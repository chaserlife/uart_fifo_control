==> flow/design.v <==
module sd_write(
    input      rst_n,
    input      SD_CK,
    input      SD_MISO,
    output     SD_MOSI,
    output     SD_CSn,
    input      init_o,
    input      write_seq,
    output     ok
);
parameter idle        = 0;
parameter write_cmd   = 1;
parameter wait_8clk   = 2;
parameter write_data  = 3;
parameter write_dummy = 4;
parameter write_done  = 5;
reg[5:0]          state,next_state;
reg[48:0]         data,next_data;
reg[12:0]         tx_cnt,next_tx_cnt;
reg[10:0]         cnt,next_cnt;
reg[9:0]          s_cnt,next_s_cnt;
reg               SD_CS,next_SD_CS;
reg[47:0]         rx;
reg[7:0]          rx_cnt;
reg               rx_valid;
reg               en;
reg SD_DATAIN,next_SD_DATAIN;
assign SD_MOSI    = SD_DATAIN;
assign SD_DATAOUT = SD_MISO;
reg write_ok,next_write_ok;
always@(negedge SD_CK or negedge rst_n)begin
    if(!rst_n)begin
        state     <= 0;
        SD_CS     <= 1'b0;
        SD_DATAIN <= 1'b1;
        tx_cnt    <= 0;
        cnt       <= 0;
        s_cnt     <= 0;
        data      <= 0;
        write_ok  <= 0;
    end
    else begin
        state     <= next_state;
        SD_CS     <= next_SD_CS;
        SD_DATAIN <= next_SD_DATAIN;
        tx_cnt    <= next_tx_cnt;
        cnt       <= next_cnt;
        data      <= next_data;
        write_ok  <= next_write_ok;
        s_cnt     <= next_s_cnt;
    end
end
reg KKK;
always@(*)begin
    next_state     = state;
    next_SD_CS     = SD_CS;
    next_SD_DATAIN = SD_DATAIN;
    next_tx_cnt    = tx_cnt-|tx_cnt;
    next_cnt       = cnt-|cnt;
    next_data      = data;
    next_write_ok  = write_ok;
    next_s_cnt     = s_cnt - ((|s_cnt)&(tx_cnt==1));
    case(state)
        idle:begin
            next_SD_CS     = 1'b1;
            next_SD_DATAIN = 1'b1;
            if(!init_o)begin
                next_state = idle;
            end
            else if(write_seq)begin
                next_data   = {8'h58,8'h0,8'h0,8'h0,8'h0,8'hff};
                next_tx_cnt = 48;
                next_state  = write_cmd;
            end
        end
        write_cmd:begin
            if(|tx_cnt)begin
                next_SD_CS     = 1'b0;
                next_SD_DATAIN = data[tx_cnt-1];
                next_state     = write_cmd;
                next_cnt       = 2047;
            end
            else if(|cnt)begin
                if(rx[47:40]==8'h0)begin
                    next_state     = write_data;
                    next_tx_cnt    = 8;
                    next_s_cnt     = 1+512+2; 
                    next_data      = 8'hfe;
                    next_SD_DATAIN = 1'b1;
                    next_SD_CS     = 1'b1;
                end
            end
            else begin
                next_state = idle;
            end
        end
        write_data:begin
            if((|tx_cnt)|(|s_cnt))begin
                if(tx_cnt==1)begin
                    next_data   = s_cnt==3|s_cnt==2 ? 8'hff : s_cnt;
                    next_tx_cnt = s_cnt==1 ? 0 : 8;
                end
                next_SD_CS     = 1'b0;
                next_SD_DATAIN = data[tx_cnt-1];
            end
            else begin
                next_state     = write_dummy;
                next_cnt       = 8;
                next_SD_CS     = 1'b0;
                next_SD_DATAIN = 1'b1;
            end
        end
        write_dummy:begin
            if(rx[47:40]==8'he5)begin 
                next_state = write_done;
                next_SD_CS = 1'b0;
            end
        end
        write_done:begin
            if(rx[47:40]==8'hff)begin
                next_write_ok = 1'b1;
                next_SD_CS    = 1'b1;
            end
        end
    endcase
end
assign ok = write_ok;
always@(posedge SD_CK or negedge rst_n)begin
    if(!rst_n)begin
        rx <= 0;
    end
    else if(!SD_DATAIN)begin
        rx <= 48'hff_ff_ff_ff_ff_ff;
    end
    else begin
        rx <= {rx[46:0],SD_DATAOUT};
    end
end
always@(posedge SD_CK or negedge rst_n)begin
    if(!rst_n)begin
        en       <= 1'b1;
        rx_cnt   <= 0;
        rx_valid <= 1'b0;
    end
    else if(!SD_DATAIN)begin
        rx_valid <= 1'b0;
        rx_cnt   <= 48;
    end
    else if(!SD_DATAOUT&!en)begin
        en <= 1'b1;
    end
    else if(en)begin
        rx_cnt <= rx_cnt - |rx_cnt;
        if(~|rx_cnt)begin
            rx_valid <= 1'b1;
        end
    end
    else begin
        en       <= 1'b0;
        rx_valid <= 1'b0;
    end
end
assign SD_CSn = SD_CS;
endmodule
### Tool chain data of sd_write

The steps from the RTL of sd_write to its reports follow in flow order.
Lines are those of the file above, counted from 1.
Library cell names are shortened.
Not given: n/a

| inputs | value |
|---|---|
| top module | sd_write |
| clock port | SD_CK |
| cell library | sky130hd |
| corner | tt_025C_1v80 |

### After elaboration

Yosys after proc, flatten, opt, wreduce and memory -nomap, before mapping. Memory bits, and registers merged into a memory's read port (data or address), are not among the register bits. Print and check cells are not counted.

| storage and ports | value |
|---|---|
| memories kept | 0 |
| input port bits | 5 |
| elaborated cells | 101 |
| bits in read-only memories | 0 |
| register bits after elaboration | 140 |
| bits in writable memories | 0 |
| output and inout port bits | 3 |
| bits in latches | 0 |
| clocked read ports x word width | 0 |

| operators by class | value |
|---|---|
| bitwise operators | 3 |
| multiply operators | 0 |
| muxes and demuxes | 43 |
| add/subtract/negate cells | 4 |
| reductions and logical operators | 16 |
| $lt $le $gt $ge | 0 |
| eq/ne operators | 25 |
| divide/modulo/power cells | 0 |
| shifts and indexed selects | 1 |

Operators by type and width:

| cell | count |
|---|---|
| two-way mux 49 bit | 7 |
| case mux 49 bit (select 3 bit) | 1 |
| two-way mux 13 bit | 7 |
| two-way mux 10 bit | 5 |
| variable part select 49 x 14 -> 1 bit | 1 |
| two-way mux 48 bit | 1 |
| two-way mux 6 bit | 7 |
| case mux 13 bit (select 3 bit) | 1 |
| equality test 13 x 1 -> 1 bit (second input constant) | 2 |
| OR reduction 13 bit | 2 |
| case mux 6 bit (select 4 bit) | 1 |
| OR reduction 11 bit | 2 |
| case mux 11 bit (select 2 bit) | 1 |
| two-way mux 11 bit | 2 |
| equality test 10 x 2 -> 1 bit (second input constant) | 2 |
| OR reduction 10 bit | 2 |
| != test 2 bit (second input constant) | 10 |
| equality test 8 bit (second input constant) | 2 |
| subtractor 13 x 1 -> 14 bit (second input constant) | 1 |
| subtractor 13 x 1 -> 13 bit | 1 |
| equality test 6 x 3 -> 1 bit (second input constant) | 2 |
| subtractor 11 x 1 -> 11 bit | 1 |
| subtractor 10 x 1 -> 10 bit | 1 |
| equality test 10 x 1 -> 1 bit (second input constant) | 1 |
| AND reduction 5 bit | 2 |
| != test 3 bit (second input constant) | 3 |
| zero test 8 bit | 1 |
| AND reduction 8 bit | 1 |

Not listed: further kinds 15, cells in them 22.

### Logic depth

Yosys ltp: most cells in a row. Word level: on the elaborated netlist, between registers, memories and ports. Mapped: between sequential cells and ports; inverters and the memories' decode and read muxes count.

| depth | value |
|---|---|
| depth in word-level cells | 7 |
| ABC_AREA | 0 |
| depth in mapped cells | 12 |
| mapped depth without buffers | 11 |

### Synthesis result

Source: synth_stat.txt of the flow (Yosys; design flattened, memories mapped). It holds for the ABC_AREA given above (unset counts as 0); a run with the other value may have another netlist.

| mapped netlist | value |
|---|---|
| sequential area | 2529.9 sq um |
| flip-flops | 101 |
| synthesis area | 4511.8 sq um |
| standard cells after synthesis | 409 |

Cells by type:

| cell | count | area in all (sq um) |
|---|---|---|
| dfrtn_1 | 51 | 1.28E+03 |
| dfrtp_1 | 48 | 1.2E+03 |
| nand2b_1 | 52 | 325.312 |
| xnor2_1 | 17 | 148.893 |
| nor2_1 | 36 | 135.13 |
| mux2i_1 | 12 | 120.115 |
| ha_1 | 9 | 112.608 |
| nand2_1 | 27 | 101.347 |
| xor2_1 | 10 | 87.584 |
| a21oi_1 | 16 | 80.077 |
| inv_1 | 18 | 67.565 |
| dfstp_2 | 2 | 52.55 |
| nor3_1 | 10 | 50.048 |
| mux4_2 | 2 | 45.043 |
| nand3_1 | 9 | 45.043 |
| nor4_1 | 7 | 43.792 |
| o31ai_1 | 5 | 37.536 |
| o21ai_0 | 7 | 35.034 |

Other cell types: 42; their cells: 71.

Data sheet: physical implementation of sd_write

2 stored runs of sd_write in the flow (synthesis by Yosys, layout by OpenROAD, sky130hd cells), in arbitrary order. Constraints: input delay and output delay 20% of the set period each, output load 0.01 pF.
"overall power" rests on the timing tool's default activity at the inputs, not on a simulated workload.
A setting shown as n/a is not set for that run.

| stored run | period_ns | CORE_UTILIZATION | PLACE_DENSITY_LB_ADDON | HOLD_SLACK_MARGIN | CORE_ASPECT_RATIO | SLEW_MARGIN | MAX_ROUTING_LAYER | CAP_MARGIN | CORE_MARGIN | SETUP_SLACK_MARGIN | TNS_END_PERCENT | ABC_AREA | CTS_CLUSTER_SIZE | CTS_CLUSTER_DIAMETER | MIN_ROUTING_LAYER | utilization after layout (%) | die area (sq um) | synthesis area (sq um) | standard-cell area after routing (sq um) | overall power (uW) | worst-case hold slack (ps) | setup slack of the worst path (ps) | post-route setup TNS (ps) |
|---|---|---|---|---|---|---|---|---|---|---|---|---|---|---|---|---|---|---|---|---|---|---|---|
| run A | 5.02 | 63 | 0.05 | 0.18 | 0.52 | 15 | met5 | 20 | 2 | n/a | n/a | n/a | n/a | n/a | n/a | 71.7 | 7891.1 | 4511.8 | 5009.8 | 1512 | 429 | 65 | 0 |
| run B | 6.38 | 19 | 0.25 | n/a | n/a | 15 | n/a | 30 | 9 | 1.54 | 95 | 1 | 36 | 329 | met2 | 24.3 | 31541.8 | 4839.6 | 5992.0 | 1258 | 422 | 813 | 0 |
